==> flow/design.v <==
`timescale 1ns / 1ps
module axi_ram #
(
    parameter DATA_WIDTH = 32,   
    parameter ADDR_WIDTH = 16,   
    parameter STRB_WIDTH = (DATA_WIDTH/8),
    parameter ID_WIDTH = 8
)
(
    input  wire                   clk,
    input  wire                   rst,
    input  wire [ID_WIDTH-1:0]    s_axi_awid,
    input  wire [ADDR_WIDTH-1:0]  s_axi_awaddr,
    input  wire [7:0]             s_axi_awlen,
    input  wire [2:0]             s_axi_awsize,
    input  wire [1:0]             s_axi_awburst,
    input  wire                   s_axi_awlock,
    input  wire [3:0]             s_axi_awcache,
    input  wire [2:0]             s_axi_awprot,
    input  wire                   s_axi_awvalid,
    output wire                   s_axi_awready,
    input  wire [DATA_WIDTH-1:0]  s_axi_wdata,
    input  wire [STRB_WIDTH-1:0]  s_axi_wstrb,
    input  wire                   s_axi_wlast,
    input  wire                   s_axi_wvalid,
    output wire                   s_axi_wready,
    output wire [ID_WIDTH-1:0]    s_axi_bid,
    output wire [1:0]             s_axi_bresp,
    output wire                   s_axi_bvalid,
    input  wire                   s_axi_bready,
    input  wire [ID_WIDTH-1:0]    s_axi_arid,
    input  wire [ADDR_WIDTH-1:0]  s_axi_araddr,
    input  wire [7:0]             s_axi_arlen,
    input  wire [2:0]             s_axi_arsize,
    input  wire [1:0]             s_axi_arburst,
    input  wire                   s_axi_arlock,
    input  wire [3:0]             s_axi_arcache,
    input  wire [2:0]             s_axi_arprot,
    input  wire                   s_axi_arvalid,
    output wire                   s_axi_arready,
    output wire [ID_WIDTH-1:0]    s_axi_rid,
    output wire [DATA_WIDTH-1:0]  s_axi_rdata,
    output wire [1:0]             s_axi_rresp,
    output wire                   s_axi_rlast,
    output wire                   s_axi_rvalid,
    input  wire                   s_axi_rready
);
parameter VALID_ADDR_WIDTH = ADDR_WIDTH - $clog2(STRB_WIDTH);
parameter WORD_WIDTH = STRB_WIDTH;
parameter WORD_SIZE = DATA_WIDTH/WORD_WIDTH;
initial begin
    if (WORD_SIZE * STRB_WIDTH != DATA_WIDTH) begin
        $error("Error: AXI data width not evenly divisble");
        $finish;
    end
    if (2**$clog2(WORD_WIDTH) != WORD_WIDTH) begin
        $error("Error: AXI word width must be even power of two");
        $finish;
    end
end
localparam [0:0]
    READ_STATE_IDLE = 1'd0,
    READ_STATE_BURST = 1'd1;
reg [0:0] read_state_reg = READ_STATE_IDLE, read_state_next;
localparam [0:0]
    WRITE_STATE_IDLE = 1'd0,
    WRITE_STATE_BURST = 1'd1;
reg [0:0] write_state_reg = WRITE_STATE_IDLE, write_state_next;
reg mem_wr_en;
reg mem_rd_en;
reg [ID_WIDTH-1:0] read_id_reg = {ID_WIDTH{1'b0}}, read_id_next;
reg [ADDR_WIDTH-1:0] read_addr_reg = {ADDR_WIDTH{1'b0}}, read_addr_next;
reg read_addr_valid_reg = 1'b0, read_addr_valid_next;
reg read_addr_ready;
reg read_last_reg = 1'b0, read_last_next;
reg [7:0] read_count_reg = 8'd0, read_count_next;
reg [2:0] read_size_reg = 3'd0, read_size_next;
reg [1:0] read_burst_reg = 2'd0, read_burst_next;
reg [ID_WIDTH-1:0] write_id_reg = {ID_WIDTH{1'b0}}, write_id_next;
reg [ADDR_WIDTH-1:0] write_addr_reg = {ADDR_WIDTH{1'b0}}, write_addr_next;
reg write_addr_valid_reg = 1'b0, write_addr_valid_next;
reg write_addr_ready;
reg [7:0] write_count_reg = 8'd0, write_count_next;
reg [2:0] write_size_reg = 3'd0, write_size_next;
reg [1:0] write_burst_reg = 2'd0, write_burst_next;
reg s_axi_awready_reg = 1'b0, s_axi_awready_next;
reg s_axi_wready_reg = 1'b0, s_axi_wready_next;
reg [ID_WIDTH-1:0] s_axi_bid_reg = {ID_WIDTH{1'b0}}, s_axi_bid_next;
reg [1:0] s_axi_bresp_reg = 2'b00, s_axi_bresp_next;
reg s_axi_bvalid_reg = 1'b0, s_axi_bvalid_next;
reg s_axi_arready_reg = 1'b0, s_axi_arready_next;
reg [ID_WIDTH-1:0] s_axi_rid_reg = {ID_WIDTH{1'b0}}, s_axi_rid_next;
reg [DATA_WIDTH-1:0] s_axi_rdata_reg = {DATA_WIDTH{1'b0}}, s_axi_rdata_next;
reg [1:0] s_axi_rresp_reg = 2'b00, s_axi_rresp_next;
reg s_axi_rlast_reg = 1'b0, s_axi_rlast_next;
reg s_axi_rvalid_reg = 1'b0, s_axi_rvalid_next;
reg [DATA_WIDTH-1:0] mem[(16)-1:0];
wire [VALID_ADDR_WIDTH-1:0] s_axi_awaddr_valid = s_axi_awaddr >> (ADDR_WIDTH - VALID_ADDR_WIDTH);
wire [VALID_ADDR_WIDTH-1:0] s_axi_araddr_valid = s_axi_araddr >> (ADDR_WIDTH - VALID_ADDR_WIDTH);
wire [VALID_ADDR_WIDTH-1:0] read_addr_valid = read_addr_reg >> (ADDR_WIDTH - VALID_ADDR_WIDTH);
wire [VALID_ADDR_WIDTH-1:0] write_addr_valid = write_addr_reg >> (ADDR_WIDTH - VALID_ADDR_WIDTH);
assign s_axi_awready = s_axi_awready_reg;
assign s_axi_wready = s_axi_wready_reg;
assign s_axi_bid = s_axi_bid_reg;
assign s_axi_bresp = s_axi_bresp_reg;
assign s_axi_bvalid = s_axi_bvalid_reg;
assign s_axi_arready = s_axi_arready_reg;
assign s_axi_rid = s_axi_rid_reg;
assign s_axi_rdata = s_axi_rdata_reg;
assign s_axi_rresp = s_axi_rresp_reg;
assign s_axi_rlast = s_axi_rlast_reg;
assign s_axi_rvalid = s_axi_rvalid_reg;
integer i, j;
always @* begin
    write_state_next = WRITE_STATE_IDLE;
    mem_wr_en = 1'b0;
    write_addr_ready = 1'b0;
    if (s_axi_wready & s_axi_wvalid) begin
        write_addr_ready = 1'b1;
        mem_wr_en = 1'b1;
    end
    write_id_next = write_id_reg;
    write_addr_next = write_addr_reg;
    write_addr_valid_next = write_addr_valid_reg && !write_addr_ready;
    write_count_next = write_count_reg;
    write_size_next = write_size_reg;
    write_burst_next = write_burst_reg;
    s_axi_awready_next = 1'b0;
    s_axi_wready_next = write_addr_valid_next;
    s_axi_bid_next = s_axi_bid_reg;
    s_axi_bresp_next = s_axi_bresp_reg;
    s_axi_bvalid_next = s_axi_bvalid_reg && !s_axi_bready;
    case (write_state_reg)
        WRITE_STATE_IDLE: begin
            s_axi_awready_next = (write_addr_ready || !write_addr_valid_reg) && (!s_axi_bvalid || s_axi_bready);
            if (s_axi_awready & s_axi_awvalid) begin
                write_id_next = s_axi_awid;
                write_addr_next = s_axi_awaddr;
                write_count_next = s_axi_awlen;
                write_size_next = s_axi_awsize < $clog2(STRB_WIDTH) ? s_axi_awsize : $clog2(STRB_WIDTH);
                write_burst_next = s_axi_awburst;
                write_addr_valid_next = 1'b1;
                s_axi_wready_next = 1'b1;
                if (s_axi_awlen > 0) begin
                    s_axi_awready_next = 1'b0;
                    write_state_next = WRITE_STATE_BURST;
                end else begin
                    s_axi_awready_next = 1'b0;
                    s_axi_bid_next = write_id_next;
                    s_axi_bresp_next = 2'b00;
                    s_axi_bvalid_next = 1'b1;
                    write_state_next = WRITE_STATE_IDLE;
                end
            end else begin
                write_state_next = WRITE_STATE_IDLE;
            end
        end
        WRITE_STATE_BURST: begin
            s_axi_awready_next = 1'b0;
            if (write_addr_ready) begin
                if (write_burst_reg != 2'b00) begin
                    write_addr_next = write_addr_reg + (1 << write_size_reg);
                end
                write_count_next = write_count_reg - 1;
                s_axi_wready_next = 1'b1;
                if (write_count_reg > 0) begin
                    write_addr_valid_next = 1'b1;
                    write_state_next = WRITE_STATE_BURST;
                end else begin
                    write_addr_valid_next = 1'b0;
                    s_axi_awready_next = 1'b0;
                    s_axi_wready_next = 1'b0;
                    s_axi_bid_next = write_id_reg;
                    s_axi_bresp_next = 2'b00;
                    s_axi_bvalid_next = 1'b1;
                    write_state_next = WRITE_STATE_IDLE;
                end
            end else begin
                write_state_next = WRITE_STATE_BURST;
            end
        end
    endcase
end
always @(posedge clk) begin
    if (rst) begin
        write_state_reg <= WRITE_STATE_IDLE;
        write_addr_valid_reg <= 1'b0;
        s_axi_awready_reg <= 1'b0;
        s_axi_wready_reg <= 1'b0;
        s_axi_bvalid_reg <= 1'b0;
    end else begin
        write_state_reg <= write_state_next;
        write_addr_valid_reg <= write_addr_valid_next;
        s_axi_awready_reg <= s_axi_awready_next;
        s_axi_wready_reg <= s_axi_wready_next;
        s_axi_bvalid_reg <= s_axi_bvalid_next;
    end
    write_id_reg <= write_id_next;
    write_addr_reg <= write_addr_next;
    write_count_reg <= write_count_next;
    write_size_reg <= write_size_next;
    write_burst_reg <= write_burst_next;
    s_axi_bid_reg <= s_axi_bid_next;
    s_axi_bresp_reg <= s_axi_bresp_next;
    for (i = 0; i < WORD_WIDTH; i = i + 1) begin
        if (mem_wr_en & s_axi_wstrb[i]) begin
            mem[write_addr_valid][8*i +: 8] <= s_axi_wdata[8*i +: 8];
        end
    end
end
always @* begin
    read_state_next = READ_STATE_IDLE;
    mem_rd_en = 1'b0;
    read_addr_ready = s_axi_rready;
    s_axi_rid_next = s_axi_rid_reg;
    s_axi_rresp_next = s_axi_rresp_reg;
    s_axi_rlast_next = s_axi_rlast_reg;
    s_axi_rvalid_next = s_axi_rvalid_reg && !s_axi_rready;
    if (read_addr_valid_reg && (s_axi_rready || !s_axi_rvalid)) begin
        read_addr_ready = 1'b1;
        mem_rd_en = 1'b1;
        s_axi_rvalid_next = 1'b1;
        s_axi_rid_next = read_id_reg;
        s_axi_rlast_next = read_last_reg;
    end
    read_id_next = read_id_reg;
    read_addr_next = read_addr_reg;
    read_addr_valid_next = read_addr_valid_reg && !read_addr_ready;
    read_last_next = read_last_reg;
    read_count_next = read_count_reg;
    read_size_next = read_size_reg;
    read_burst_next = read_burst_reg;
    s_axi_arready_next = 1'b0;
    case (read_state_reg)
        READ_STATE_IDLE: begin
            s_axi_arready_next = (read_addr_ready || !read_addr_valid_reg);
            if (s_axi_arready & s_axi_arvalid) begin
                read_id_next = s_axi_arid;
                read_addr_next = s_axi_araddr;
                read_count_next = s_axi_arlen;
                read_size_next = s_axi_arsize < $clog2(STRB_WIDTH) ? s_axi_arsize : $clog2(STRB_WIDTH);
                read_burst_next = s_axi_arburst;
                read_addr_valid_next = 1'b1;
                if (s_axi_arlen > 0) begin
                    s_axi_arready_next = 1'b0;
                    read_last_next = 1'b0;
                    read_state_next = READ_STATE_BURST;
                end else begin
                    s_axi_arready_next = 1'b0;
                    read_last_next = 1'b1;
                    read_state_next = READ_STATE_IDLE;
                end
            end else begin
                read_state_next = READ_STATE_IDLE;
            end
        end
        READ_STATE_BURST: begin
            s_axi_arready_next = 1'b0;
            if (read_addr_ready) begin
                if (read_burst_reg != 2'b00) begin
                    read_addr_next = read_addr_reg + (1 << read_size_reg);
                end
                read_count_next = read_count_reg - 1;
                read_last_next = read_count_next == 0;
                if (read_count_reg > 0) begin
                    read_addr_valid_next = 1'b1;
                    read_state_next = READ_STATE_BURST;
                end else begin
                    s_axi_arready_next = 1'b0;
                    read_addr_valid_next = 1'b0;
                    read_state_next = READ_STATE_IDLE;
                end
            end else begin
                read_state_next = READ_STATE_BURST;
            end
        end
    endcase
end
always @(posedge clk) begin
    if (rst) begin
        read_state_reg <= READ_STATE_IDLE;
        read_addr_valid_reg <= 1'b0;
        s_axi_arready_reg <= 1'b0;
        s_axi_rvalid_reg <= 1'b0;
    end else begin
        read_state_reg <= read_state_next;
        read_addr_valid_reg <= read_addr_valid_next;
        s_axi_arready_reg <= s_axi_arready_next;
        s_axi_rvalid_reg <= s_axi_rvalid_next;
    end
    read_id_reg <= read_id_next;
    read_addr_reg <= read_addr_next;
    read_last_reg <= read_last_next;
    read_count_reg <= read_count_next;
    read_size_reg <= read_size_next;
    read_burst_reg <= read_burst_next;
    s_axi_rid_reg <= s_axi_rid_next;
    s_axi_rresp_reg <= s_axi_rresp_next;
    s_axi_rlast_reg <= s_axi_rlast_next;
    if (mem_rd_en) begin
        s_axi_rdata_reg <= mem[read_addr_valid];
    end
end
endmodule
Reports on axi_ram. The steps from the RTL of axi_ram to its reports follow in flow order. Line numbers count from 1 in the design file above. Operators: Yosys type, input widths -> output width; for muxes data width and select width s. Library cell names are shortened. Not given: --

Design top: axi_ram. Clock port: clk. Cell library: sky130hd. Library corner: tt_025C_1v80.

After elaboration. Counts by Yosys on the flattened word-level netlist (proc, flatten, opt, wreduce; memories kept). Register bits leave out memories and registers merged into their read ports (data or address). Print and check cells are left out. Cells with the same type and inputs are merged into one. Memory sizes are those after Yosys's memory passes, which may raise the word count (mostly to a power of two), join words into wider ones and drop unused or constant bits.

$add $sub $neg: 4. The entry for $mul reads 0. Under divide/modulo/power cells stands 0. Order comparisons: 6. The figure for eq/ne operators is 8. The figure for shift-type cells is 2. Multiplexer cells: 79. The entry for bitwise gates (word level) reads 9. Under reduce/logical cells stands 28.

Operators with widths (number): $mux 32 (4); $mux 8 (12); $mux 16 (6); $pmux 16 s2 (2); $pmux 8 s2 (3); $shl 1x3->16 const A (2); $add 16x16->16 (2); $gt 8x1->1 const B (4); $mux 1 (29); $mux 3 (6); $sub 8x1->8 const B (2); $pmux 1 s2 (8); $mux 2 (8); $logic_not 1->1 (8); $ne 2x1->1 const B (4); $ne 2x2->1 const B (4); $reduce_and 2->1 (4); $logic_not 8->1 (1); $and 1x1->1 (7); $logic_and 1x1->1 (6); $lt 3x2->1 const B (2); $reduce_and 3->1 (2); $logic_or 1x1->1 (4); $reduce_bool 2->1 (2); $reduce_and 4->1 (1); $pmux 2 s2 (1); $not 1->1 (2).

For flip-flop bits (word level) the number is 102. Under latch bits stands 0. The figure for bits in writable memories is 512. The figure for ROM bits is 0. The entry for word width x clocked read ports reads 32. Memory cells: 1. For bits of input ports the number is 134. The figure for output and inout bits is 58.

Memory list: mem (words 16, width 32, read ports 1, wr ports 1, line 97) `reg [DATA_WIDTH-1:0] mem[(16)-1:0];`.

Longest topological paths. Longest topological path by Yosys (ltp), each cell counted once; first at word level (registers and memories cut), then after technology mapping (sequential cells cut; the memories' decode and read muxes count).

The figure for depth in word-level cells is 8. Under ABC_AREA stands 0. The entry for depth in mapped cells reads 7.

Netlist. Source: synth_stat.txt of the flow (Yosys; design flattened, memories mapped). It holds for the ABC_AREA given above (unset counts as 0); a run with the other value may have another netlist.

Cells by type (number): edfxtp_1 (616); mux4_2 (136); mux4_1 (24); nor2_1 (96); ha_1 (15); mux2_2 (16); dfxtp_1 (8); buf_6 (12); xnor2_1 (13); a21oi_1 (21); nand2_1 (23); clkbuf_1 (22); nand3_1 (13); nor2b_1 (9); nor4_1 (9); inv_1 (14); nor3b_1 (6); o21ai_0 (9).

Not listed: further types 31, cells in them 75.

For standard cells after synthesis the number is 1137. For chip area (Yosys) the number is 24474.7 sq um. Sequential area: 18657.9 sq um. Mapped flip-flops: 624. The figure for buffer cells is 52.

Timing after synthesis. Source: OpenSTA report_checks on the synthesized netlist (no wires, ideal clock, input and output delay 20% of the period each), path of least setup slack; recovery checks are left aside. Register names are those of the netlist, which keeps one name where synthesis merged equal registers.

Path kind: input -> register. From: input s_axi_rready. To: register s_axi_rdata_reg[0]. Period: 4.06 ns. The figure for input delay is 0.812 ns. The entry for launch time at the first pin reads 0.812 ns. The entry for data arrival time reads 2.715 ns. For data required time the number is 3.616 ns. Under path slack stands 0.901 ns. The entry for delay of the path reads 2.347 ns. The entry for stages on the path reads 2. For synthesis period reached the number is 3.159 ns.

"delay of the path" is the arrival time less input delay plus setup time. "stages on the path" counts driving pins, that of a launching flip-flop among them; a cell with two outputs on the path counts twice. "synthesis period reached" = period - worst setup slack (recovery checks aside). The figure is calculated, with input and output delays left at 20% of the set period. The rows between start and end are the longest chain of elaborated cells between them; the timing report does not say that the signal goes this way. Where chains are equally long, one stands for them. A line is the first line of the expression or statement that the cell stems from. Yosys adds cells for indexed reads and writes and turns some case tables into memories.

Cells stage by stage: nor2b_1 -> nor2b_1. Under cells in the longest elaborated chain stands 3.

Ends and longest elaborated chain, after synthesis: start, declared (line 46) `input  wire                   s_axi_rready`; $logic_or 1x1->1 (line 219) `if (read_addr_valid_reg && (s_axi_rready || !s_axi_rvalid)) begin`; $logic_and 1x1->1 (line 219); $mux 1 (line 219); end, declared (line 93) `reg [DATA_WIDTH-1:0] s_axi_rdata_reg = {DATA_WIDTH{1'b0}}, s_axi_rdata_next;`.

Worst path after layout. Path of least setup slack in the final report of run 1 (OpenROAD, finished layout, wires in). Where an end is a register, its clock arrival counts in the times.

Path kind: input -> register. From: input s_axi_wvalid. To: memory mem[8][5]. Period: 5.15 ns. The figure for input delay is 1.03 ns. The entry for launch time at the first pin reads 1.03 ns. The entry for data arrival time reads 3.30 ns. For data required time the number is 5.36 ns. Under path slack stands 2.06 ns. The entry for stages on the path reads 4.

Cells stage by stage: clkdlybuf4s50_1 -> nand3_1 -> clkbuf_1 -> nor2_1.

Ends and longest elaborated chain, post-layout: start, declared (line 25) `input  wire                   s_axi_wvalid,`; end, declared (line 97) `reg [DATA_WIDTH-1:0] mem[(16)-1:0];`.

No chain of elaborated cells between the ends is given.

Lab notebook: axi_ram

Measured results for axi_ram: 2 stored runs of the Yosys and OpenROAD flow on sky130hd. The settings differ; the order carries no meaning. The constraints put input and output delay at 20% of the set period each and load the outputs with 0.01 pF. "period reached" is the run's clock period less its worst setup slack. It is reckoned from that one timing run; input and output delays stay at 20% of the period that was set. "time of the worst setup path": the worst setup path's part of the clock period (all of it between registers, 20% less for each end at a port) less its slack. A launch clock that arrives late makes it longer, a capture clock that arrives late makes it shorter. "total design power" rests on the timing tool's default activity at the inputs, not on a simulated workload.

Run 1 has these settings: period_ns 5.15; CORE_UTILIZATION 48; SETUP_SLACK_MARGIN -0.15; PLACE_DENSITY_LB_ADDON 0.19; HOLD_SLACK_MARGIN 0.04; CORE_ASPECT_RATIO 1.78; CELL_PAD_IN_SITES_GLOBAL_PLACEMENT 2; CELL_PAD_IN_SITES_DETAIL_PLACEMENT 1; GPL_TIMING_DRIVEN 0; GPL_ROUTABILITY_DRIVEN 0; CTS_CLUSTER_DIAMETER 213; SLEW_MARGIN 30; CAP_MARGIN 20; CORE_MARGIN 2. The area of the synthesized netlist reads 24474.7 sq um. The measured die outline area is 52887.2 sq um. The standard-cell area after layout stands at 28793.9 sq um. The utilization after layout reads 0.57. The worst setup slack after layout stands at 2.057 ns. The summed negative setup slack reads 0.000 ns. The final worst hold slack stands at 0.430 ns. The total design power is 10.545 mW. For the period reached the run shows 3.093 ns. The time of the worst setup path stands at 2.06 ns. Worst path kind: input -> register.

Run 2 has these settings: period_ns 2.05; CORE_UTILIZATION 40; PLACE_DENSITY_LB_ADDON 0.14; CORE_MARGIN 5; CELL_PAD_IN_SITES_DETAIL_PLACEMENT 2; ABC_AREA 0; GPL_TIMING_DRIVEN 1; CAP_MARGIN 20; SLEW_MARGIN 20. The area of the synthesized netlist reads 24474.7 sq um. The measured die outline area is 66234.2 sq um. The standard-cell area after layout stands at 30538.0 sq um. The utilization after layout reads 0.505. The worst setup slack after layout stands at -0.173 ns. The summed negative setup slack reads -4.021 ns. The final worst hold slack stands at 0.372 ns. The total design power is 28.139 mW. For the period reached the run shows 2.223 ns. The time of the worst setup path stands at 2.22 ns. Worst path kind: register -> register.
