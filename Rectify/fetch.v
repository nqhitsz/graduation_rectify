==> flow/design.v <==
`timescale 1 ns / 1 ps
module fetch #
(
    parameter  C_M_AXI_TARGET_SLAVE_BASE_ADDR	= 32'h40000000,
    parameter integer C_M_AXI_BURST_LEN	= 16,
    parameter integer C_M_AXI_ID_WIDTH	= 8,
    parameter integer C_M_AXI_ADDR_WIDTH	= 32,
    parameter integer C_M_AXI_DATA_WIDTH	= 32,
    parameter integer C_M_AXI_AWUSER_WIDTH	= 0,
    parameter integer C_M_AXI_ARUSER_WIDTH	= 0,
    parameter integer C_M_AXI_WUSER_WIDTH	= 0,
    parameter integer C_M_AXI_RUSER_WIDTH	= 0,
    parameter integer C_M_AXI_BUSER_WIDTH	= 0,
    parameter integer C_M_AXIS_TDATA_WIDTH	= 32,
    parameter integer C_M_AXIS_START_COUNT	= 32
)
(
    input start,
    input wire  m_axi_aclk,
    input wire  m_axi_aresetn,
    output wire [3:0]  state_out,
    output reg [C_M_AXI_ID_WIDTH-1:0] m_axi_arid = 0, 
    output reg [C_M_AXI_ADDR_WIDTH-1:0] m_axi_araddr = 0,
    output reg [7:0] m_axi_arlen = 0,
    output reg [2:0] m_axi_arsize = 0,
    output reg [1:0] m_axi_arburst = 0,
    output reg m_axi_arlock = 0,
    output reg [3:0] m_axi_arcache = 0,
    output reg [2:0] m_axi_arprot = 0,
    output reg m_axi_arvalid,
    output reg m_axi_rready,
    input wire m_axi_arready,
    input wire [C_M_AXI_ID_WIDTH-1:0] m_axi_rid,
    input wire [C_M_AXI_DATA_WIDTH-1:0] m_axi_rdata,
    input wire [1:0] m_axi_rresp,
    input wire m_axi_rlast,
    input wire m_axi_rvalid,
    input wire  m_axis_aclk,
    input wire  m_axis_aresetn,
    output reg  m_axis_tvalid,
    output wire [C_M_AXIS_TDATA_WIDTH-1 : 0] m_axis_tdata,
    output wire  m_axis_tlast,
    input wire  m_axis_tready,
    input wire  s_axis_aclk,
    input wire  s_axis_aresetn,
    input wire  s_axis_tvalid,
    input wire [C_M_AXIS_TDATA_WIDTH-1 : 0] s_axis_tdata,
    input wire  s_axis_tlast,
    output reg s_axis_tready
);
localparam [3:0] IDEL = 0,
                 READ_ADDR = 1,
                 READ_DATA = 2,
                 READ_DATA_2 = 3,
                 TRAN_DATA = 4,
                 DONE = 5;
reg [31:0] data_buf;
reg [3:0] state;
always @(posedge m_axi_aclk)
    if(!m_axi_aresetn) begin
        state <= IDEL;
        m_axi_arvalid <=  0;
        m_axi_araddr <= C_M_AXI_TARGET_SLAVE_BASE_ADDR;
        m_axi_arlen <= 8'd1;
        m_axi_arsize <= 3'b000; 
        m_axi_arburst <= 2'b01; 
        s_axis_tready <= 0;
        m_axi_rready <= 0;
        data_buf <= 32'bx;
    end
    else begin
        case(state)
            IDEL: begin
                if(start) begin
                    m_axi_arsize <= 3'b001; 
                    m_axi_arlen <= 8'd0;
                    s_axis_tready <= 1;
                    m_axis_tvalid <= 0;
                    state <= READ_ADDR;
                end
            end
            READ_ADDR: begin
                if(s_axis_tvalid && s_axis_tready) begin
                    m_axi_arvalid <= 1;
                    s_axis_tready <= 0;
                    m_axi_araddr <= s_axis_tdata; 
                end
                if(m_axi_arvalid && m_axi_arready) begin
                    m_axi_arvalid <= 1;
                    m_axi_araddr <= m_axi_araddr + 4; 
                    m_axi_rready <= 1; 
                    state <= READ_DATA;
                end
            end
            READ_DATA: begin
                if(m_axi_rvalid && m_axi_rready) begin
                    data_buf[15:0] <= m_axi_rdata[15:0];
                    s_axis_tready <= 0;
                    state <= READ_DATA_2;
                end
                if(m_axi_arvalid && m_axi_arready) begin
                    m_axi_arvalid <= 0;
                    m_axi_araddr <= 32'bx; 
                    m_axi_rready <= 1; 
                end
            end
            READ_DATA_2: begin
                if(m_axi_rvalid && m_axi_rready) begin
                    data_buf[31:16] <= m_axi_rdata[15:0];
                    m_axis_tvalid <= 1;
                    s_axis_tready <= 1;
                    m_axi_rready <= 0;
                end
                if(m_axis_tvalid && m_axis_tready) begin
                    m_axis_tvalid <= 0;
                    m_axi_rready <= 1;
                    state <= READ_ADDR;
                end
                if(m_axi_arvalid && m_axi_arready) begin
                    m_axi_arvalid <= 0;
                    m_axi_araddr <= 32'bx; 
                    m_axi_rready <= 1; 
                end
            end
            DONE: begin
                state <= IDEL;
            end
        endcase
    end
assign m_axis_tdata = data_buf;
assign state_out = state;
endmodule
# Tool chain data of fetch
# The steps from the RTL of fetch to its reports follow in flow order.
# Line numbers count from 1 in the design file above.
# Operators carry their Yosys type and port widths (W data, S select, Z words).
# Cell names lack the library's common part.
inputs:
  top: "fetch"
  clock_port: "m_axi_aclk"
  library: "sky130hd"
  pvt_corner: "tt_025C_1v80"

# After elaboration
# Counts by Yosys on the flattened word-level netlist (proc, flatten, opt, wreduce; memories kept). Register bits leave out memories and registers merged into their read ports (data or address). Print and check cells are left out. Cells with the same type and inputs are merged into one.
bits:
  regBits: 75
  input_bits: 87
  out_inout_bits: 102
  word_cells: 78
classes:
  addsub: 1
  eq_ne: 18
  mux: 29
  n_reduce_logical: 19
ops:
  columns: ["op", "count"]
  rows:
  - ["$mux W32", 3]
  - ["$mux W16", 5]
  - ["$add A32 B3 Y32 const B", 1]
  - ["$pmux W4 S5", 1]
  - ["$mux W4", 4]
  - ["$ne A2 B2 Y1 const B", 6]
  - ["$mux W1", 12]
  - ["$ne A2 B1 Y1 const B", 5]
  - ["$reduce_and A5 Y1", 2]
  - ["$eq A4 B2 Y1 const B", 2]
  - ["$reduce_and A2 Y1", 3]
  - ["$ne A3 B3 Y1 const B", 2]
  - ["$reduce_and A3 Y1", 2]
  - ["$pmux W1 S2", 3]
  - ["$reduce_bool A5 Y1", 1]
  - ["$logic_and A1 B1 Y1", 4]
  - ["$reduce_or A2 Y1", 2]
  - ["$eq A4 B1 Y1 const B", 1]
  - ["$eq A4 B3 Y1 const B", 1]
  - ["$ne A4 B4 Y1 const B", 1]
  - ["$logic_not A4 Y1", 1]
  - ["$reduce_and A4 Y1", 1]
  - ["$reduce_bool A4 Y1", 1]
  - ["$pmux W1 S4", 1]
  - ["$reduce_bool A3 Y1", 1]
  - ["$reduce_bool A2 Y1", 1]

# Logic depth
# Depth = most cells in a row (Yosys ltp): at word level without a register or memory, in the mapped netlist without a sequential cell, where the memories' decode and read muxes count.
logic_depth:
  ltp_word: 5
  ABC_AREA: 0
  mapped_depth: 9

# Mapped cells and area
# Yosys stat after the flow's synthesis: flattened, memories mapped to cells. It holds for the ABC_AREA given above (unset counts as 0); a run with the other value may have another netlist.
# Totals and module areas in this step are rounded.
by_type:
  columns: ["type", "count", "area_total_um2"]
  rows:
  - ["edfxtp_1", 34, 1.02E+03]
  - ["dfxtp_1", 39, 780.749]
  - ["buf_4", 30, 225.216]
  - ["a21oi_1", 32, 160.154]
  - ["nor2_1", 34, 127.622]
  - ["nand3_1", 21, 105.101]
  - ["nand2_1", 25, 93.84]
  - ["ha_1", 6, 75.072]
  - ["nand4_1", 11, 68.816]
  - ["a22oi_1", 8, 60.058]
  - ["mux2i_1", 6, 60.058]
  - ["inv_1", 15, 56.304]
  - ["a31oi_1", 8, 50.048]
  - ["nor3_1", 9, 45.043]
  - ["o221a_2", 4, 45.043]
  - ["and3_1", 7, 43.792]
  - ["xnor2_1", 5, 43.792]
  - ["nor3_2", 4, 40.038]
# Other cell types: 44; their cells: 98.
synth_totals:
  cell_count: 396
  synth_area_um2: 3810
  seq_area_um2: 1800
  ffs: 73
  buf_cells: 44

# Path before layout
# OpenSTA on the mapped netlist: ideal clock, no wires. The path of least setup slack (recovery checks aside). Input and output delay are each 20% of the period. Register names are those of the netlist, which keeps one name where synthesis merged equal registers.
synth_path:
  kind: "reg-to-reg"
  start: "reg state[0]"
  end: "reg m_axi_araddr[25]"
  clock_period_ns: 2.23
  t_first_pin_ns: 0.000
  arrival_ns: 1.890
  slack_ns: 0.269
  delay_ns: 1.960
  path_stages: 9
  n_path_buf: 1
  synth_period_reached_ns: 1.961
# "delay_ns" is the arrival time less input delay plus setup time.
# "path_stages": output pins that drive a net of the path, with the launching flip-flop's if there is one; two outputs of one cell count as two.
# "synth_period_reached_ns" is the clock period less the worst setup slack; recovery checks do not enter. This is arithmetic on one report: input and output delays are still those of the set period (20% each).
# Between the ends stands the longest chain of elaborated cells between them, by number of cells; it is not shown to be the way that was timed. Of several equally long chains one is given.
# Each line given opens the expression or statement behind the cell; cells for indexed reads and writes are added by Yosys, which also makes memories of some case tables.
# At most two assigning lines are given for a register; there are more.
synth_via:
  path_cell_list: "dfxtp_1 > inv_1 > ha_1 > or3_1 > nor3_2 > buf_4 > nand3_1 > o41ai_1 > o21bai_1"
  elab_chain_cells: 4
  cone_cells: 9
  lines_between: 1
  cone_classes: "5 x eq/ne; 1 x mux; 3 x reduce/logical"
synth_lines:
  columns: ["element", "line_no", "text"]
  rows:
  - ["start, declared", 58, "reg [3:0] state;"]
  - ["start, assigned", 61, "state <= IDEL;"]
  - ["start, assigned", 79, "state <= READ_ADDR;"]
  - ["$eq A4 B2 Y1", 72, "case(state)"]
  - ["$reduce_or A2 Y1", null, null]
  - ["$ne A2 B1 Y1", null, null]
  - ["$reduce_and A3 Y1", null, null]
  - ["end, assigned", 86, "m_axi_araddr <= s_axis_tdata;"]
  - ["end, assigned", 90, "m_axi_araddr <= m_axi_araddr + 4;"]
  - ["end, declared", 23, "output reg [C_M_AXI_ADDR_WIDTH-1:0] m_axi_araddr = 0,"]

# Path in the finished layout
# Path of least setup slack in the final report of entry A (OpenROAD, finished layout, wires in). Where an end is a register, its clock arrival counts in the times.
layout_path:
  kind: "reg-to-output"
  start: "reg m_axi_araddr[6]"
  end: "out m_axi_araddr[6]"
  clock_period_ns: 2.66
  out_delay_ns: 0.53
  t_first_pin_ns: 0.35
  arrival_ns: 1.45
  slack_ns: 0.68
  path_stages: 2
  n_path_buf: 1
# At most two assigning lines are given for a register; there are more.
layout_via:
  path_cell_list: "dfxtp_1 > clkdlybuf4s50_1"
  elab_chain_cells: 0
  cone_cells: 0
  lines_between: 0
layout_lines:
  columns: ["element", "line_no", "text"]
  rows:
  - ["start, declared", 23, "output reg [C_M_AXI_ADDR_WIDTH-1:0] m_axi_araddr = 0,"]
  - ["start, assigned", 86, "m_axi_araddr <= s_axis_tdata;"]
  - ["start, assigned", 90, "m_axi_araddr <= m_axi_araddr + 4;"]
  - ["end, declared", 23, null]

# Flow measurements of fetch on sky130hd: 2 stored runs with different settings, listed in no order. Input and output delays are each 20% of the period that was set; the output load is 0.01 pF.
# "period_reached_ns" means the clock period less the worst setup slack. The figure is calculated, with input and output delays left at 20% of the set period.
# "worstPathTime_ns" means the part of the period allowed to the worst setup path (the constraints hold back 20% at inputs and 20% at outputs) less its slack; where the path has registers, the arrival times of their clocks count too.
# "power_mw": no workload was simulated; the value follows from the tool's default switching activity.
# Values from the reports are rounded here.
runs:
  - name: "entry A"
    settings:
      period_ns: 2.66
      CORE_UTILIZATION: 56
      SETUP_SLACK_MARGIN: 0.65
      PLACE_DENSITY_LB_ADDON: 0.24
      TNS_END_PERCENT: 70
      GPL_ROUTABILITY_DRIVEN: 0
      CTS_CLUSTER_SIZE: 75
      CAP_MARGIN: 30
      SLEW_MARGIN: 5
      CORE_MARGIN: 2
    results:
      worstPathTime_ns: 1.45
      worst_setup_path_type: "reg-to-output"
      post_synth_area_um2: 3810
      die_um2: 7470
      period_reached_ns: 1.982
      utilization_frac: 0.806
      power_mw: 5.15
      setup_ws_ns: 0.678
      worst_hold_slack_ns: 0.475
      setup_tns_ns: 0.000
  - name: "entry B"
    settings:
      period_ns: 3.28
      CORE_UTILIZATION: 61
      PLACE_DENSITY: 0.9
      HOLD_SLACK_MARGIN: 0.05
      CORE_MARGIN: 2
      CELL_PAD_IN_SITES_GLOBAL_PLACEMENT: 2
      CELL_PAD_IN_SITES_DETAIL_PLACEMENT: 2
      GPL_ROUTABILITY_DRIVEN: 1
      SLEW_MARGIN: 5
      MAX_ROUTING_LAYER: "met4"
      CAP_MARGIN: 20
    outcome: "no final report: placement broke off with GPL-0301"
