==> flow/design.v <==
`timescale 1ns / 1ps
module  coor_warper #
(
    parameter ROW = 4,
    parameter COL = 6
)
(
    input start,
    input wire  m_axis_aclk,
    input wire  m_axis_aresetn,
    output reg  m_axis_tvalid,
    output reg [31 : 0] m_axis_tdata,
    output reg  m_axis_tlast,
    input wire  m_axis_tready
);
localparam IDLE = 0,
           INIT = 1, 
           WORK = 2;
localparam pipeLatency = 5;
reg [9:0] col_cnt; 
reg [9:0] row_cnt;
reg cnt_en,cnt_rstn;
reg [3:0] state;
reg[3:0] init_cnt;
always @ (posedge m_axis_aclk) begin
    if(~m_axis_aresetn) begin
        state <= 0;
        m_axis_tvalid <= 0;
        init_cnt <= 0;
    end
    else begin
        case(state)
            IDLE:begin
                init_cnt <= 0;
                m_axis_tvalid <= 0;
                if(start) begin
                    state <= INIT;
                end
            end
            INIT:begin
                init_cnt <= init_cnt + 1;
                if(init_cnt == 5) begin
                    state <= WORK;
                    m_axis_tvalid <= 1;
                end
            end
            WORK:begin
                if(m_axis_tvalid && m_axis_tready && m_axis_tlast) begin
                    m_axis_tvalid <= 0;
                    state <= IDLE;
                end
            end
        endcase
    end
end
always @ * begin
    case(state) 
        IDLE: begin
            cnt_en = 0;
            cnt_rstn = 0;
        end
        INIT: begin
            cnt_en = 1;
            cnt_rstn = 1;
        end
        WORK: begin
            cnt_en = m_axis_tready? 1 : 0;
            cnt_rstn = 1;
        end
        default: begin
            cnt_en = 1'bx;
            cnt_rstn = 1'bx;
        end
    endcase
end
always @ (posedge m_axis_aclk) begin
    if(!cnt_rstn)
        col_cnt <= 0;
    else if(cnt_en)
        col_cnt <= (col_cnt==COL-1) ? 0 : col_cnt + 1;
end
always @ (posedge m_axis_aclk) begin
    if(!cnt_rstn)
        row_cnt <= 0;
    else if(cnt_en)
        if(col_cnt==COL-1)
            row_cnt <= (row_cnt==ROW-1) ? 0 : row_cnt + 1;
end
reg [31:0] data_delay[pipeLatency-1:0];
integer i;
always @(posedge m_axis_aclk) begin
    if(cnt_en) begin
        for(i=0; i<pipeLatency-1; i=i+1)
            data_delay[i+1] <= data_delay[i];
        data_delay[0] <= row_cnt*COL + col_cnt;
    end
end
always @ (posedge m_axis_aclk) begin
    if(~m_axis_aresetn) begin
        m_axis_tdata <= 0;
        m_axis_tlast <= 0;
    end
    else if(cnt_en) begin
        m_axis_tdata <= data_delay[pipeLatency-1];
        m_axis_tlast <= data_delay[pipeLatency-1] == (ROW*COL-1);
    end
end
endmodule
---- Reports on coor_warper ----
The steps from the RTL of coor_warper to its reports follow in flow order.
Lines are those of the file above, counted from 1.
Library cell names are shortened.
The mark n/a stands for no value.
set-up
  design top .............................. coor_warper
  clock input ............................. m_axis_aclk
  standard-cell library ................... sky130hd
  timing corner ........................... tt_025C_1v80

---- Word-level counts ----
Source: Yosys, flattened and elaborated. Widths are those after wreduce. Registers that Yosys merges into a memory's read port (data or address) are not register bits. Print and check cells do not count. Equal cells are merged and count once.
storage and ports
  output and inout port bits .............. 34
  elaborated cells ........................ 48
  register bits after elaboration ......... 222
  bits of input ports ..................... 4
cells by class
  add/subtract/negate cells ............... 4
  equality and inequality tests ........... 9
  $mul .................................... 1
  reductions and logical operators ........ 9
  mux-type cells .......................... 13
operator list
  cell                                           count
  equality test 32 x 5 -> 1 bit with constant B  1
  multiplier 10 x 2 -> 12 bit with constant B    1
  adder 10 x 1 -> 10 bit with constant B         2
  2-to-1 mux 10 bit                              2
  adder 13 x 10 -> 14 bit                        1
  case mux 4 bit (select 3 bit)                  1
  2-to-1 mux 4 bit                               3
  equality test 10 x 2 -> 1 bit with constant B  1
  equality test 10 x 3 -> 1 bit with constant B  1
  case mux 4 bit (select 2 bit)                  1
  inequality test 2 bit with constant B          3
  case mux 1 bit (select 3 bit)                  2
  adder 4 x 1 -> 4 bit with constant B           1
  equality test 4 x 1 -> 1 bit with constant B   1
  equality test 4 x 2 -> 1 bit with constant B   1
  equality test 4 x 3 -> 1 bit with constant B   1
  logical NOT 4 bit                              1
  AND reduction 4 bit                            1
  AND reduction 3 bit                            1
  nonzero test 3 bit                             1
  2-to-1 mux 1 bit                               3
  logical AND 1 bit                              2
  AND reduction 2 bit                            1
  nonzero test 2 bit                             1
  OR reduction 2 bit                             1
  case mux 1 bit (select 2 bit)                  1

---- Longest topological paths ----
Yosys ltp: most cells in a row. Word level: on the elaborated netlist, between registers, memories and ports. Mapped: between sequential cells and ports; inverters and the memories' decode and read muxes count.
depth
  depth after elaboration ................. 4
  ABC_AREA ................................ 0
  gate-level depth with buffers ........... 12
  mapped depth without buffers ............ 12

---- Netlist ----
Source: synth_stat.txt of the flow (Yosys; design flattened, memories mapped). It holds for the ABC_AREA given above (unset counts as 0); a run with the other value may have another netlist.
Totals and module areas in this step are rounded.
mapped netlist
  cell area after synthesis ............... 5110 um^2
  mapped flip-flops ....................... 113
  area of sequential cells ................ 2960 um^2
  buffers ................................. 26
  mapped cells ............................ 434
cell types
  cell type  count  area in all (um^2)
  edfxtp_1   70     2.1E+03
  dfxtp_1    43     860.826
  ha_1       29     362.848
  nand2_1    49     183.926
  xnor2_1    20     175.168
  buf_4      20     150.144
  a21boi_0   17     127.622
  nor2_1     33     123.869
  xor2_1     13     113.859
  a21oi_1    19     95.091
  nand3_1    17     85.082
  inv_1      14     52.55
  o21ai_0    10     50.048
  fa_1       2      40.038
  nand4_1    6      37.536
  nor4b_2    2      30.029
  o211ai_1   4      30.029
  a2111oi_4  1      27.526
Other cell types: 40; their cells: 65.

---- Path before layout ----
OpenSTA on the mapped netlist: ideal clock, no wires. The path of least setup slack (recovery checks aside). Input and output delay are each 20% of the period. Register names are those of the netlist, which keeps one name where synthesis merged equal registers.
path post-synthesis
  path kind ............................... input to register
  from .................................... input m_axis_tready
  to ...................................... register data_delay[0][0]
  required time ........................... 3.169 ns
  delay of the path ....................... 2.957 ns
  driving pins on the path ................ 4
  launch time at the first pin ............ 0.726 ns
  arrival time ............................ 3.222 ns
  library setup time ...................... 0.461 ns
  buffers on the path ..................... 2
  external input delay .................... 0.726 ns
  clock period ............................ 3.63 ns
  slack ................................... -0.053 ns
  synthesis period reached ................ 3.683 ns
"delay of the path" is the arrival time less input delay plus setup time.
"driving pins on the path": output pins that drive a net of the path, with the launching flip-flop's if there is one; two outputs of one cell count as two.
"synthesis period reached" = period - worst setup slack (recovery checks aside). The figure is calculated, with input and output delays left at 20% of the set period.
Between the ends stands the longest chain of elaborated cells between them, by number of cells; it is not shown to be the way that was timed. Of several equally long chains one is given.
A line is the first line of the expression or statement that the cell stems from. Yosys adds cells for indexed reads and writes and turns some case tables into memories.
on the way, post-synthesis
  cell sequence ........................... a21oi_1 -> buf_4 -> clkinv_1 -> clkbuf_1
  length of the longest elaborated chain .. 2
  elaborated cells between the ends (all ways) .. 2
  RTL lines with such cells ............... 2
  those cells by class .................... 2 x mux
ends and longest elaborated chain, post-synthesis
  what                           line  text
  start, declared                14    input wire  m_axis_tready
  2-to-1 mux 1 bit               67    cnt_en = m_axis_tready? 1 : 0;
  case mux 1 bit (select 3 bit)  57    case(state)
  end, assigned                  95    data_delay[0] <= row_cnt*COL + col_cnt;
  end, declared                  89    reg [31:0] data_delay[pipeLatency-1:0];

---- Path in the finished layout ----
Path of least setup slack in the final report of entry B (OpenROAD, finished layout, wires in). Where an end is a register, its clock arrival counts in the times.
path after layout
  path kind ............................... register to register
  from .................................... register row_cnt[0]
  to ...................................... register data_delay[0][12]
  arrival time ............................ 3.84 ns
  clock period ............................ 4.76 ns
  slack ................................... 1.07 ns
  buffers on the path ..................... 0
  driving pins on the path ................ 12
  launch time at the first pin ............ 0.40 ns
  library setup time ...................... 0.25 ns
  required time ........................... 4.91 ns
Between the ends stands the longest chain of elaborated cells between them, by number of cells; it is not shown to be the way that was timed. Of several equally long chains one is given.
on the way, after layout
  cell sequence ........................... dfxtp_1 -> ha_1 -> fa_1 -> a211oi_1 -> o21bai_1 -> a21oi_1 -> xnor2_1 -> ha_1 -> a21oi_1 -> a21boi_0 -> or3_1 -> o32ai_1
  length of the longest elaborated chain .. 2
  elaborated cells between the ends (all ways) .. 2
  RTL lines with such cells ............... 1
  those cells by class .................... 1 x add/sub; 1 x mul
ends and longest elaborated chain, after layout
  what                         line  text
  start, declared              21    reg [9:0] row_cnt;
  start, assigned              84    row_cnt <= 0;
  start, assigned              87    row_cnt <= (row_cnt==ROW-1) ? 0 : row_cnt + 1;
  multiplier 10 x 2 -> 12 bit  95    data_delay[0] <= row_cnt*COL + col_cnt;
  adder 13 x 10 -> 14 bit      95
  end, assigned                95
  end, declared                89    reg [31:0] data_delay[pipeLatency-1:0];

==> runs of coor_warper <==
coor_warper through Yosys and OpenROAD on sky130hd: 2 stored runs, unordered, with their settings and measured results. The constraints put input and output delay at 20% of the set period each and load the outputs with 0.01 pF.
By "clock period reached" is meant the clock period of the run minus its worst setup slack. This is arithmetic on one report: input and output delays are still those of the set period (20% each).
By "time of the worst setup path" is meant the share of the clock period that the worst setup path is allowed (20% is reserved at inputs, 20% at outputs), minus its slack. Clock arrival times at its registers enter into it.
By "overall power" is meant OpenSTA's value without simulated activity: inputs other than the clock are taken to toggle once in ten clock periods, and the tool carries that through the logic.
The measured numbers are rounded.

======== entry A ========
==> flow/run.sh <==
#!/bin/bash
# the make line also repeats the synthesis and layout settings of config.mk as NAME=value (left out here)
make -C /OpenROAD-flow-scripts/flow DESIGN_CONFIG=/design/flow/config.mk WORK_HOME=/design/flow/orfs CLKGATE_MAP_FILE= finish
==> flow/config.mk <==
export PLATFORM = sky130hd
export DESIGN_NAME = coor_warper
export DESIGN_NICKNAME = coor_warper
export VERILOG_FILES = /design/flow/design.v
export SDC_FILE = /design/flow/constraint.sdc
export NUM_CORES = 4
export LEC_CHECK = 0
export ABC_AREA = 1
export CAP_MARGIN = 20
export CELL_PAD_IN_SITES_DETAIL_PLACEMENT = 2
export CELL_PAD_IN_SITES_GLOBAL_PLACEMENT = 1
export CORE_MARGIN = 10
export CORE_UTILIZATION = 64
export CTS_CLUSTER_SIZE = 95
export GPL_TIMING_DRIVEN = 0
export PLACE_DENSITY_LB_ADDON = 0.05
export SLEW_MARGIN = 20
==> flow/constraint.sdc <==
create_clock -name core_clock -period 3.65 [get_ports {m_axis_aclk}]
set_input_delay 0.7300 -clock core_clock [delete_from_list [all_inputs] [get_ports {m_axis_aclk}]]
set_output_delay 0.7300 -clock core_clock [all_outputs]
set_load 0.01 [all_outputs]

-------- entry A --------
  unfinished; error DPL-0033 in placement

======== entry B ========
==> flow/run.sh <==
#!/bin/bash
# the make line also repeats the synthesis and layout settings of config.mk as NAME=value (left out here)
make -C /OpenROAD-flow-scripts/flow DESIGN_CONFIG=/design/flow/config.mk WORK_HOME=/design/flow/orfs CLKGATE_MAP_FILE= finish
==> flow/config.mk <==
export PLATFORM = sky130hd
export DESIGN_NAME = coor_warper
export DESIGN_NICKNAME = coor_warper
export VERILOG_FILES = /design/flow/design.v
export SDC_FILE = /design/flow/constraint.sdc
export NUM_CORES = 4
export LEC_CHECK = 0
export ABC_AREA = 0
export CAP_MARGIN = 20
export CELL_PAD_IN_SITES_DETAIL_PLACEMENT = 1
export CORE_ASPECT_RATIO = 0.96
export CORE_MARGIN = 2
export CORE_UTILIZATION = 38
export CTS_CLUSTER_SIZE = 73
export PLACE_DENSITY_LB_ADDON = 0.29
export SETUP_SLACK_MARGIN = 0.41
export SLEW_MARGIN = 20
export TNS_END_PERCENT = 55
==> flow/constraint.sdc <==
create_clock -name core_clock -period 4.76 [get_ports {m_axis_aclk}]
set_input_delay 0.9520 -clock core_clock [delete_from_list [all_inputs] [get_ports {m_axis_aclk}]]
set_output_delay 0.9520 -clock core_clock [all_outputs]
set_load 0.01 [all_outputs]

-------- measured, entry B --------
  standard-cell area of the final layout .. 6000 um^2
  time of the worst setup path ............ 3.69 ns
  worst setup path kind ................... register to register
  full die area ........................... 14400 um^2
  mapped cell area after synthesis ........ 5110 um^2
  worst hold slack after layout ........... 0.413 ns
  sum of negative setup slack ............. 0.000 ns
  clock period reached .................... 3.693 ns
  utilization after layout ................ 45.7 %
  worst setup slack after layout .......... 1.07 ns
  overall power ........................... 2.37 mW
